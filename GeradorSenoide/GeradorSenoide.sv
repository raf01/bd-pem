==> flow/design.v <==
module Contador(
	input logic clock,
	input logic reset, 
  output logic [4:0]saida
);
logic [4:0]contador;
  always_ff @(posedge clock or negedge reset)
begin
  if(reset == 0)
		contador = 0;
	else
		contador = contador + 1;
end
  assign saida = contador;
endmodule
module GeradorSenoide(
	input logic CLOCK_50,
	input logic resetTop,
	output logic [7:0]saidaTop2,
	input logic dado
);
logic [4:0]saidaTop;
  Contador contador(.clock(CLOCK_50), .reset(resetTop), .saida(saidaTop));
  Senoide senoide(.entradaT(saidaTop),.dado(dado) ,.saidaT(saidaTop2));
endmodule
module Senoide(
	input logic [4:0]entradaT,
	input logic dado,
   output logic [7:0]saidaT
);
logic [5:0] entrada;
always_comb entrada = {dado,entradaT};
always_comb
begin
	case(entrada)
		0: saidaT = 128;
		1: saidaT = 153;
		2: saidaT = 177;
		3: saidaT = 199;
		4: saidaT = 218;
		5: saidaT = 234;
		6: saidaT = 246;
		7: saidaT = 253;
		8: saidaT = 255;
		9: saidaT = 253;
		10: saidaT = 246;
		11: saidaT = 234;
		12: saidaT = 218;
		13: saidaT = 199;
		14: saidaT = 177;
		15: saidaT = 153;
		16: saidaT = 128;
		17: saidaT = 103;
		18: saidaT = 79;
		19: saidaT = 57;
		20: saidaT = 38;
		21: saidaT = 22;
		22: saidaT = 10;
		23: saidaT = 3;
		24: saidaT = 1;
		25: saidaT = 3;
		26: saidaT = 10;
		27: saidaT = 22;
		28: saidaT = 38;
		29: saidaT = 57;
		30: saidaT = 79;
		31: saidaT = 103;
		32: saidaT = 128;
		33: saidaT = 165;
		34: saidaT = 199;
		35: saidaT = 227;
		36: saidaT = 246;
		37: saidaT = 255;
		38: saidaT = 253;
		39: saidaT = 240;
		40: saidaT = 218;
		41: saidaT = 188;
		42: saidaT = 153;
		43: saidaT = 116;
		44: saidaT = 79;
		45: saidaT = 47;
		46: saidaT = 22;
		47: saidaT = 6;
		48: saidaT = 0;
		49: saidaT = 6;
		50: saidaT = 22;
		51: saidaT = 47;
		52: saidaT = 79;
		53: saidaT = 116;
		54: saidaT = 153;
		55: saidaT = 188;
		56: saidaT = 218;
		57: saidaT = 240;
		58: saidaT = 253;
		59: saidaT = 255;
		60: saidaT = 246;
		61: saidaT = 227;
		62: saidaT = 199;
		63: saidaT = 165;
	endcase
end
endmodule
Reports on GeradorSenoide
The steps from the RTL of GeradorSenoide to its reports follow in flow order.
Lines are those of the file above, counted from 1.
Cell names lack the library's common part.
Not given: --

set-up
  top = GeradorSenoide
  clock port = CLOCK_50
  library = sky130hd
  timing corner = tt_025C_1v80

After elaboration
Yosys after proc, flatten, opt, wreduce and memory -nomap, before mapping. Enables and synchronous resets that opt folds into registers are not counted as muxes. Memory bits, and registers merged into a memory's read port (data or address), are not among the register bits. Print and check cells are not counted. Equal cells are merged and count once.
Yosys's memory passes give these memory sizes; they may raise the number of words (mostly to a power of two), join words into wider ones and drop unused or constant bits.

operators by class
  $add $sub $neg = 1

operators by type and width
  cell                                  count
  adder 5 x 1 -> 5 bit with constant B  1

word-level totals
  register bits after elaboration = 5
  bits in read-only memories = 512
  memories = 1
  bits of input ports = 3
  output and inout port bits = 8
  word-level cells = 3

memory list
  name             depth  width  read ports  wr ports  RTL line  RTL
  (no name shown)  64     8      1           0         35        case(entrada)

Depth
Depth = most cells in a row (Yosys ltp): at word level without a register or memory, in the mapped netlist without a sequential cell, where the memories' decode and read muxes count.

logic depth
  word-level depth = 1
  ABC_AREA = 0
  mapped depth = 8
  gate-level depth less buffers = 6

Synthesis result
Yosys stat after the flow's synthesis: flattened, memories mapped to cells. It holds for the ABC_AREA given above (unset counts as 0); a run with the other value may have another netlist.

synthesis totals
  mapped cells = 143
  chip area (Yosys) = 1152.4 µm²
  mapped flip-flops = 5
  buffer cells = 14

cells by type
  cell       count
  ha_1       13
  dfrtp_1    5
  a21oi_1    10
  mux4_2     2
  nand2b_1   7
  mux2i_1    4
  nand2_1    10
  nor2_1     9
  a211oi_1   4
  buf_2      6
  buf_4      4
  o211ai_1   4
  inv_1      7
  mux4_1     1
  o2111ai_1  3
  o221ai_1   3
  xnor2_1    3
  o21ai_0    5

Other cell types: 29; their cells: 43.
The figures by module come from a second, unflattened synthesis with its own total; it is not the netlist above.

unflattened totals
  cell total of the unflattened synthesis = 135
  area (unflattened synthesis) = 1096.1 µm²

Rows give one instance, submodules left out.

modules
  module          times used  cells  area (µm²)
  Senoide         1           123    918.4
  Contador        1           12     177.7
  GeradorSenoide  1           0      0.0

Timing after synthesis
Source: OpenSTA report_checks on the synthesized netlist (no wires, ideal clock, input and output delay 20% of the period each), path of least setup slack; recovery checks are left aside. Register names are those of the netlist, which keeps one name where synthesis merged equal registers.

timing after synthesis
  path type = register to output
  start = register contador.contador[1]
  end = output saidaTop2[1]
  period = 3.62 ns
  time at the first pin = 0.000 ns
  arrival = 2.106 ns
  required time = 2.896 ns
  setup slack = 0.790 ns
  delay of the path = 2.106 ns
  stages = 8
  path buffers = 2
  synthesis period reached = 2.83 ns

"delay of the path" = arrival - input delay + setup time.
At an output port there is no setup time.
"stages" counts driving pins, that of a launching flip-flop among them; a cell with two outputs on the path counts twice.
"synthesis period reached" = period - worst setup slack (recovery checks aside). The figure is calculated, with input and output delays left at 20% of the set period.
The rows between start and end are the longest chain of elaborated cells between them; the timing report does not say that the signal goes this way. Where chains are equally long, one stands for them.
A line is the first line of the expression or statement that the cell stems from. Yosys adds cells for indexed reads and writes and turns some case tables into memories.
The chain passes a memory read, where the word-level depth is cut; so it can be longer than that depth.

on the way, after synthesis
  path through = dfrtp_1 buf_2 inv_1 ha_1 buf_4 mux4_2 a22o_1 a21oi_1
  cells in the longest elaborated chain = 1
  elaborated cells between the ends (all ways) = 1
  source lines of those cells = 1
  classes of those cells = 1 x memory

RTL lines, path after synthesis
  item                      RTL line  RTL
  from (decl)               6         logic [4:0]contador;
  from (assign)             10        contador = 0;
  from (assign)             12        contador = contador + 1;
  memory read (64 x 8 bit)  35        case(entrada)
  to (decl)                 19        output logic [7:0]saidaTop2,

Worst path after layout
From the final timing report of stored run 2: the path of least setup slack in the routed layout; clock arrival at registers is part of the times.

timing post-layout
  path type = register to output
  start = register contador.contador[0]
  end = output saidaTop2[2]
  period = 3.42 ns
  time at the first pin = 0.22 ns
  arrival = 2.62 ns
  required time = 2.74 ns
  setup slack = 0.12 ns
  stages = 7
  path buffers = 1

The rows between start and end are the longest chain of elaborated cells between them; the timing report does not say that the signal goes this way. Where chains are equally long, one stands for them.
The chain passes a memory read, where the word-level depth is cut; so it can be longer than that depth.

on the way, post-layout
  path through = dfrtp_1 inv_1 ha_2 mux4_1 o221ai_1 o311ai_2 clkdlybuf4s50_1
  cells in the longest elaborated chain = 1
  elaborated cells between the ends (all ways) = 1
  source lines of those cells = 1
  classes of those cells = 1 x memory

RTL lines, path post-layout
  item                      RTL line  RTL
  from (decl)               6         logic [4:0]contador;
  from (assign)             10        contador = 0;
  from (assign)             12        contador = contador + 1;
  memory read (64 x 8 bit)  35        case(entrada)
  to (decl)                 19        output logic [7:0]saidaTop2,

Lab notebook: GeradorSenoide

Design GeradorSenoide on sky130hd. What follows are 2 stored runs of the flow, each under its own settings; their order means nothing. The constraints put input and output delay at 20% of the set period each and load the outputs with 0.01 pF.
"achieved clock period (ns)" means the clock period less the worst setup slack. The figure is calculated, with input and output delays left at 20% of the set period.
"worst setup path time (ns)" means the part of the period allowed to the worst setup path (the constraints hold back 20% at inputs and 20% at outputs) less its slack; where the path has registers, the arrival times of their clocks count too.

settings of stored run 1
{
  "period_ns": 1.94,
  "CORE_UTILIZATION": 41,
  "PLACE_DENSITY_LB_ADDON": 0.14,
  "CORE_ASPECT_RATIO": 1.72,
  "CELL_PAD_IN_SITES_DETAIL_PLACEMENT": 2,
  "ABC_AREA": 0,
  "GPL_TIMING_DRIVEN": 1,
  "GPL_ROUTABILITY_DRIVEN": 1,
  "MAX_ROUTING_LAYER": "met4",
  "CAP_MARGIN": 20,
  "CORE_MARGIN": 2,
  "SLEW_MARGIN": 20
}
report of stored run 1: did not finish, place, DPL-0033

settings of stored run 2
{
  "period_ns": 3.42,
  "CORE_UTILIZATION": 23,
  "PLACE_DENSITY": 0.8,
  "CORE_ASPECT_RATIO": 0.86,
  "CELL_PAD_IN_SITES_GLOBAL_PLACEMENT": 0,
  "TNS_END_PERCENT": 55,
  "GPL_TIMING_DRIVEN": 1,
  "GPL_ROUTABILITY_DRIVEN": 0,
  "CAP_MARGIN": 30,
  "MIN_ROUTING_LAYER": "met2",
  "CORE_MARGIN": 2,
  "SLEW_MARGIN": 20
}
report of stored run 2
yosys chip area after synthesis (um^2): 1152.4
finish__design__die__area: 5593.8
finish__design__instance__utilization: 0.2870
finish__timing__setup__ws: 0.115
finish__timing__setup__tns: 0.000
achieved clock period (ns): 3.305
worst setup path time (ns): 2.62
worst setup path kind: register to output
