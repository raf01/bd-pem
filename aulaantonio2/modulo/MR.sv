==> flow/design.v <==
module MR(
input logic clk,
input logic rst,
input logic writeb,
input logic [7:0]endereco,
input logic [7:0]datain,
output logic [7:0]dataout
);
logic [7:0]rega;
logic [7:0]regb;
always_ff @ (posedge clk or negedge rst) begin
	if(rst == 0)
		begin
			rega <= 0;
			regb <= 0;
		end
	else
		begin
			if(writeb)
				begin
					case(endereco)
						120: rega <= datain;
						121: regb <= datain;
					endcase
				end
			else
				begin
					rega <= rega;
					regb <= regb;
				end
		end
end
always_comb begin
	case(endereco)
		120: dataout <= rega;
		121: dataout <= regb;
		default: dataout <= 0;
	endcase
end
endmodule
---- From RTL to reports: MR ----
Tool output for the design above, in the order of the flow.
Lines are those of the file above, counted from 1.
Library cell names are shortened.
The mark - stands for no value.
design
  top module .............................. MR
  clock port .............................. clk
  standard-cell library ................... sky130hd
  library corner .......................... tt_025C_1v80

---- Elaborated design ----
Source: Yosys, flattened and elaborated, memories not mapped. Widths are those after wreduce. Registers that Yosys merges into a memory's read port (data or address) are not register bits. Print and check cells do not count. Equal cells are merged and count once.
bit counts
  bits in latches ......................... 0
  flip-flop bits (word level) ............. 16
  memories ................................ 0
  RAM bits ................................ 0
  clocked read ports x word width ......... 0
  output and inout port bits .............. 8
  bits in read-only memories .............. 0
cells by class
  div/mod/pow operators ................... 0
  bitwise logic cells ..................... 0
  muxes and demuxes ....................... 1
  magnitude comparators ................... 0
  eq/ne operators ......................... 2
  multiply operators ...................... 0
  add/subtract/negate cells ............... 0
  shifts and indexed selects .............. 0
  reductions and logical operators ........ 2
operators with widths
  kind                                                            number
  8-bit by 7-bit equality test with 1-bit output with constant B  2
  8-bit case mux with 2-bit select                                1
  2-bit AND reduction                                             2

---- Depth ----
Yosys ltp: most cells in a row. Word level: on the elaborated netlist, between registers, memories and ports. Mapped: between sequential cells and ports; inverters and the memories' decode and read muxes count.
depth
  depth in word-level cells ............... 2
  ABC_AREA ................................ 0
  depth in mapped cells ................... 4
  depth with buffers taken out ............ 3

---- Netlist ----
Yosys stat after the flow's synthesis: flattened, memories mapped to cells. It holds for the ABC_AREA given above (unset counts as 0); a run with the other value may have another netlist.
mapped netlist
  synthesis area .......................... 0.0007908 sq mm
  flip-flops .............................. 16
  cell count .............................. 55
  sequential part of the area ............. 0.0004004 sq mm
cell types
  cell      number
  dfrtp_1   16
  mux2_4    8
  mux2_2    8
  mux2i_1   8
  nor2_1    8
  buf_6     2
  and4bb_2  1
  nand4_2   1
  and4b_1   1
  and3b_1   1
  nand2_1   1

---- Timing after synthesis ----
Path of least setup slack by OpenSTA after synthesis, without wires, with an ideal clock, recovery checks aside; 20% of the period is set as input and as output delay. Where synthesis merged equal registers, the netlist keeps one of their names.
path post-synthesis
  path kind ............................... input to register
  start point ............................. input port endereco[2]
  end point ............................... register rega[0]
  stages on the path ...................... 4
  delay of the path ....................... 1.067 ns
  arrival time ............................ 1.242 ns
  slack ................................... 0.133 ns
  clock period ............................ 1.5 ns
  period reached after synthesis .......... 1.367 ns
"delay of the path" is the arrival time less input delay plus setup time.
"stages on the path" counts driving pins, that of a launching flip-flop among them; a cell with two outputs on the path counts twice.
"period reached after synthesis" = period - worst setup slack (recovery checks aside). The figure is calculated, with input and output delays left at 20% of the set period.
Between the ends stands the longest chain of elaborated cells between them, by number of cells; it is not shown to be the way that was timed. Of several equally long chains one is given.
A line is the first line of the expression or statement that the cell stems from. Yosys adds cells for indexed reads and writes and turns some case tables into memories.
At most two assigning lines are given for a register; there are more.
between the ends, post-synthesis
  cells stage by stage .................... and4bb_2 -> and4b_1 -> buf_6 -> mux2_4
  cells in the longest elaborated chain ... 2
RTL lines, path post-synthesis
  item                                            RTL line  text
  from (decl)                                     5         input logic [7:0]endereco,
  8-bit by 7-bit equality test with 1-bit output  21        case(endereco)
  2-bit AND reduction                             -
  to (assign)                                     22        120: rega <= datain;
  to (assign)                                     28        rega <= rega;
  to (decl)                                       9         logic [7:0]rega;

---- Worst path after layout ----
Path of least setup slack in the final report of run A (OpenROAD, finished layout, wires in). Where an end is a register, its clock arrival counts in the times.
path post-layout
  path kind ............................... input to register
  start point ............................. input port endereco[4]
  end point ............................... register rega[1]
  stages on the path ...................... 6
  slack ................................... 0.06 ns
  clock period ............................ 1.54 ns
  arrival time ............................ 1.61 ns
Between the ends stands the longest chain of elaborated cells between them, by number of cells; it is not shown to be the way that was timed. Of several equally long chains one is given.
At most two assigning lines are given for a register; there are more.
between the ends, post-layout
  cells stage by stage .................... dlygate4sd2_1 -> and3b_2 -> buf_6 -> and4b_2 -> buf_6 -> mux2_4
  cells in the longest elaborated chain ... 2
RTL lines, path post-layout
  item                                            RTL line  text
  from (decl)                                     5         input logic [7:0]endereco,
  8-bit by 7-bit equality test with 1-bit output  21        case(endereco)
  2-bit AND reduction                             -
  to (assign)                                     22        120: rega <= datain;
  to (assign)                                     28        rega <= rega;
  to (decl)                                       9         logic [7:0]rega;

Top module MR; platform sky130hd; tools Yosys and OpenROAD; 2 stored runs in no particular order. Input and output delays are each 20% of the period that was set; the output load is 0.01 pF.
"allowed time less slack (worst setup path)": the worst setup path's part of the clock period (all of it between registers, 20% less for each end at a port) less its slack. A launch clock that arrives late makes it longer, a capture clock that arrives late makes it shorter.
"power" rests on the timing tool's default activity at the inputs, not on a simulated workload.

---- run A ----
settings
  period_ns = 1.54
  CORE_UTILIZATION = 16
  PLACE_DENSITY_LB_ADDON = 0.16
  CELL_PAD_IN_SITES_GLOBAL_PLACEMENT = 0
  CELL_PAD_IN_SITES_DETAIL_PLACEMENT = 2
  TNS_END_PERCENT = 5
  GPL_ROUTABILITY_DRIVEN = 1
  CTS_CLUSTER_SIZE = 49
  CTS_CLUSTER_DIAMETER = 316
  MAX_ROUTING_LAYER = met5
  CAP_MARGIN = 20
  CORE_MARGIN = 2
  SLEW_MARGIN = 20
results
  die outline area ........................ 0.0055205 sq mm
  netlist area reported by Yosys .......... 0.0007908 sq mm
  allowed time less slack (worst setup path) .. 1.17 ns
  type of the worst setup path ............ input to register
  worst slack on setup checks ............. 0.061 ns
  final utilization ....................... 27.7 %
  power ................................... 0.8904 mW

---- run B ----
settings
  period_ns = 1.06
  CAP_MARGIN = 20
  CORE_MARGIN = 2
  CORE_UTILIZATION = 40
  SLEW_MARGIN = 20
results
  power ................................... 1.241 mW
  die outline area ........................ 0.0023484 sq mm
  worst slack on setup checks ............. -0.213 ns
  allowed time less slack (worst setup path) .. 0.85 ns
  type of the worst setup path ............ input to output
  netlist area reported by Yosys .......... 0.0007908 sq mm
  final utilization ....................... 66.3 %
